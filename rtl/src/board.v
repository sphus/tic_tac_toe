==> flow/design.v <==
module board
    (
        input   wire            clk             ,    
        input   wire            rstn            ,    
        input   wire            player_move     ,    
        input   wire            computer_move   ,    
        input   wire    [3:0]   player_address  ,    
        input   wire    [3:0]   computer_address,    
        output  wire    [1:0]   led_0           ,    
        output  wire    [1:0]   led_1           ,    
        output  wire    [1:0]   led_2           ,    
        output  wire    [1:0]   led_3           ,    
        output  wire    [1:0]   led_4           ,    
        output  wire    [1:0]   led_5           ,    
        output  wire    [1:0]   led_6           ,    
        output  wire    [1:0]   led_7           ,    
        output  wire    [1:0]   led_8           ,    
        output  reg             illegal_move    ,    
        output  reg             tie             ,    
        output  reg             win             ,    
        output  reg     [1:0]   winner               
    );
    parameter EMPTY     = 2'b00;
    parameter PLAYER    = 2'b01;
    parameter COMPUTER  = 2'b10;
    parameter TEST      = 2'b11;
    reg     [1:0] board [8:0];
    reg     [8:0] piece;
    assign led_0 = board[0];
    assign led_1 = board[1];
    assign led_2 = board[2];
    assign led_3 = board[3];
    assign led_4 = board[4];
    assign led_5 = board[5];
    assign led_6 = board[6];
    assign led_7 = board[7];
    assign led_8 = board[8];
    always @( *)
    begin
        piece[0] = |board[0];
        piece[1] = |board[1];
        piece[2] = |board[2];
        piece[3] = |board[3];
        piece[4] = |board[4];
        piece[5] = |board[5];
        piece[6] = |board[6];
        piece[7] = |board[7];
        piece[8] = |board[8];
    end
    always @(posedge clk or negedge rstn)
    begin
        if (rstn == 1'b0)
        begin
            board[0] <= EMPTY;
            board[1] <= EMPTY;
            board[2] <= EMPTY;
            board[3] <= EMPTY;
            board[4] <= EMPTY;
            board[5] <= EMPTY;
            board[6] <= EMPTY;
            board[7] <= EMPTY;
            board[8] <= EMPTY;
            illegal_move <= 1'b0;
        end
        else
        begin
            if (player_move)
            begin
                if (piece[player_address] == 1'b1)
                begin
                    illegal_move <= 1'b1;
                end
                else
                begin
                    board[player_address] = PLAYER;
                    illegal_move <= 1'b0;
                end
            end
            else if (computer_move)
            begin
                if (piece[computer_address] == 1'b1)
                begin
                    illegal_move <= 1'b1;
                end
                else
                begin
                    board[computer_address] = COMPUTER;
                    illegal_move <= 1'b0;
                end
            end
            else
            begin
                illegal_move <= 1'b0;
            end
        end
    end
    always @(posedge clk or negedge rstn)
    begin
        if (rstn == 1'b0)
        begin
            win <= 1'b0;
            winner <= 2'd0;
        end
        else if (&{board[3*0+0][0],board[3*0+1][0],board[3*0+2][0]}||        
                 &{board[3*1+0][0],board[3*1+1][0],board[3*1+2][0]}||        
                 &{board[3*2+0][0],board[3*2+1][0],board[3*2+2][0]}||        
                 &{board[3*0+0][0],board[3*1+0][0],board[3*2+0][0]}||        
                 &{board[3*0+1][0],board[3*1+1][0],board[3*2+1][0]}||        
                 &{board[3*0+2][0],board[3*1+2][0],board[3*2+2][0]}||        
                 &{board[3*0+0][0],board[3*1+1][0],board[3*2+2][0]}||        
                 &{board[3*2+0][0],board[3*1+1][0],board[3*0+2][0]})         
        begin
            win     <= 1'b1;
            winner  <= PLAYER;
        end
        else if (&{board[3*0+0][1],board[3*0+1][1],board[3*0+2][1]}||        
                 &{board[3*1+0][1],board[3*1+1][1],board[3*1+2][1]}||        
                 &{board[3*2+0][1],board[3*2+1][1],board[3*2+2][1]}||        
                 &{board[3*0+0][1],board[3*1+0][1],board[3*2+0][1]}||        
                 &{board[3*0+1][1],board[3*1+1][1],board[3*2+1][1]}||        
                 &{board[3*0+2][1],board[3*1+2][1],board[3*2+2][1]}||        
                 &{board[3*0+0][1],board[3*1+1][1],board[3*2+2][1]}||        
                 &{board[3*2+0][1],board[3*1+1][1],board[3*0+2][1]})         
        begin
            win     <= 1'b1;
            winner  <= COMPUTER;
        end
        else
        begin
            win <= 1'b0;
            winner <= 2'd0;
        end
    end
    always @(posedge clk or negedge rstn)
    begin
        if (rstn == 1'b0)
        begin
            tie <= 1'b0;
        end
        else if (piece == 9'b111111111 && win == 1'b0)
        begin
            tie <= 1'b1;
        end
        else
        begin
            tie <= 1'b0;
        end
    end
endmodule
Tool chain data of board
What the tools print for board, step after step.
Lines are those of the file above, counted from 1.
Library cell names are shortened.
{"block": "design", "top": "board", "clock": "clk", "cell_library": "sky130hd", "lib_corner": "tt_025C_1v80"}

Elaborated design
Yosys after proc, flatten, opt, wreduce and memory -nomap, before mapping. Print and check cells are not counted. Equal cells are merged and count once.
{"block": "bits", "register_bits": 23, "inputBits": 12, "out_inout_bits": 23, "elab_cells": 168}
{"block": "op_classes", "eq_ne": 28, "shifts": 2, "muxes": 63, "bitwise": 1, "reduce_logical": 61}
{"block": "op_table", "operator": "2-bit 2-to-1 mux", "count": 56}
{"block": "op_table", "operator": "3-bit AND reduction", "count": 16}
{"block": "op_table", "operator": "5-bit AND reduction", "count": 9}
{"block": "op_table", "operator": "4-bit by 3-bit equality test with 1-bit output with constant B", "count": 8}
{"block": "op_table", "operator": "2-bit nonzero test", "count": 10}
{"block": "op_table", "operator": "2-bit by 1-bit != test with 1-bit output with constant B", "count": 9}
{"block": "op_table", "operator": "2-bit OR reduction", "count": 9}
{"block": "op_table", "operator": "9-bit by 4-bit variable part select with 1-bit output", "count": 2}
{"block": "op_table", "operator": "4-bit by 2-bit equality test with 1-bit output with constant B", "count": 4}
{"block": "op_table", "operator": "1-bit logical OR", "count": 14}
{"block": "op_table", "operator": "9-bit equality test with constant B", "count": 1}
{"block": "op_table", "operator": "4-bit by 1-bit equality test with 1-bit output with constant B", "count": 2}
{"block": "op_table", "operator": "4-bit equality test with constant B", "count": 2}
{"block": "op_table", "operator": "4-bit zero test", "count": 2}
{"block": "op_table", "operator": "1-bit 2-to-1 mux", "count": 7}
{"block": "op_table", "operator": "2-bit != test with constant B", "count": 2}
{"block": "op_table", "operator": "1-bit logical AND", "count": 1}
{"block": "op_table", "operator": "1-bit NOT", "count": 1}

Longest topological paths
Depth = most cells in a row (Yosys ltp): at word level without a register or memory, in the mapped netlist without a sequential cell, where the memories' decode and read muxes count.
{"block": "logic_depth", "word_depth": 10, "abc_area": 1, "ltp_mapped": 11, "depth_no_buf": 10}

After synthesis
The flow's flattened synthesis, as Yosys stat reports it; memories are mapped. The netlist is that of the ABC_AREA named above (0 if unset); the other value can give another one.
Totals and module areas in this step are rounded.
{"block": "mapped", "mapped_cells": 195, "synth_area_um2": 1400, "sequential_area_um2": 580, "flip_flops": 23, "n_buf": 5}
{"block": "by_type", "type": "dfrtp_1", "count": 23, "area_total_um2": 575.552}
{"block": "by_type", "type": "nand2_1", "count": 50, "area_total_um2": 187.68}
{"block": "by_type", "type": "nor2_1", "count": 32, "area_total_um2": 120.115}
{"block": "by_type", "type": "nand4_1", "count": 19, "area_total_um2": 118.864}
{"block": "by_type", "type": "inv_1", "count": 28, "area_total_um2": 105.101}
{"block": "by_type", "type": "o22ai_1", "count": 13, "area_total_um2": 81.328}
{"block": "by_type", "type": "o32ai_1", "count": 3, "area_total_um2": 26.275}
{"block": "by_type", "type": "nand3_1", "count": 5, "area_total_um2": 25.024}
{"block": "by_type", "type": "o22ai_4", "count": 1, "area_total_um2": 20.019}
{"block": "by_type", "type": "nand3_4", "count": 1, "area_total_um2": 17.517}
{"block": "by_type", "type": "buf_2", "count": 3, "area_total_um2": 15.014}
{"block": "by_type", "type": "buf_8", "count": 1, "area_total_um2": 15.014}
{"block": "by_type", "type": "a22oi_2", "count": 1, "area_total_um2": 12.512}
{"block": "by_type", "type": "nand2_2", "count": 2, "area_total_um2": 12.512}
{"block": "by_type", "type": "nor2_2", "count": 2, "area_total_um2": 12.512}
{"block": "by_type", "type": "buf_6", "count": 1, "area_total_um2": 11.261}
{"block": "by_type", "type": "nand2_4", "count": 1, "area_total_um2": 11.261}
{"block": "by_type", "type": "nand3_2", "count": 1, "area_total_um2": 10.01}
Not listed: further types 7, cells in them 8.

Timing after synthesis
Source: OpenSTA report_checks on the synthesized netlist (no wires, ideal clock, input and output delay 20% of the period each), path of least setup slack; recovery checks are left aside. Register names are those of the netlist, which keeps one name where synthesis merged equal registers.
{"block": "synth_path", "path_kind": "input to register", "startpoint": "input port player_move", "endpoint": "register board[8][1]", "tclk_ps": 1760, "in_delay_ps": 352, "setup_time_ps": 119, "launch_ps": 352, "arrival_time_ps": 1250, "required_time_ps": 1641, "slack_ps": 392, "delay_ps": 1017, "stages": 8, "path_buffers": 2, "synth_period_reached_ps": 1368}
"delay_ps" = arrival - input delay + setup time.
"stages" counts driving pins, that of a launching flip-flop among them; a cell with two outputs on the path counts twice.
"synth_period_reached_ps" = period - worst setup slack (recovery checks aside). The figure is calculated, with input and output delays left at 20% of the set period.
The rows between start and end are the longest chain of elaborated cells between them; the timing report does not say that the signal goes this way. Where chains are equally long, one stands for them.
Each line given opens the expression or statement behind the cell; cells for indexed reads and writes are added by Yosys, which also makes memories of some case tables.
At most two assigning lines are given for a register; there are more.
{"block": "synth_via", "path_cell_list": "buf_2 inv_1 nand3_1 o22ai_4 nand3_4 buf_8 nand4_1 nand2_1", "elab_chain_len": 2, "cells_between": 7, "cone_lines": 1, "cone_classes": "eq/ne: 3; mux: 1; reduce/logical: 3"}
{"block": "synth_rtl", "item": "start, declared", "line": 5, "source": "input   wire            player_move     ,"}
{"block": "synth_rtl", "item": "2-bit by 1-bit != test with 1-bit output"}
{"block": "synth_rtl", "item": "5-bit AND reduction"}
{"block": "synth_rtl", "item": "end, assigned", "line": 62, "source": "board[8] <= EMPTY;"}
{"block": "synth_rtl", "item": "end, assigned", "line": 75, "source": "board[player_address] = PLAYER;"}
{"block": "synth_rtl", "item": "end, declared", "line": 27, "source": "reg     [1:0] board [8:0];"}

Settings of 2 stored flow runs for module board (sky130hd), not sorted in any way. The constraints put input and output delay at 20% of the set period each and load the outputs with 0.01 pF.

{"run": "stored run 1", "settings": { "period_ns": 1.37, "CORE_UTILIZATION": 60, "SETUP_SLACK_MARGIN": 0.28, "PLACE_DENSITY": 0.92, "CORE_MARGIN": 8, "CELL_PAD_IN_SITES_DETAIL_PLACEMENT": 0, "ABC_AREA": 1, "CAP_MARGIN": 35, "SLEW_MARGIN": 20 }, "outcome": "did not finish, clock tree synthesis stopped with DPL-0038"}
{"run": "stored run 2", "settings": { "period_ns": 0.987, "CORE_UTILIZATION": 57, "SETUP_SLACK_MARGIN": 0.17, "CORE_MARGIN": 5, "CELL_PAD_IN_SITES_GLOBAL_PLACEMENT": 0, "GPL_TIMING_DRIVEN": 1, "CTS_CLUSTER_SIZE": 44, "SLEW_MARGIN": 10, "CAP_MARGIN": 20 }, "outcome": "did not finish, clock tree synthesis stopped with DPL-0038"}
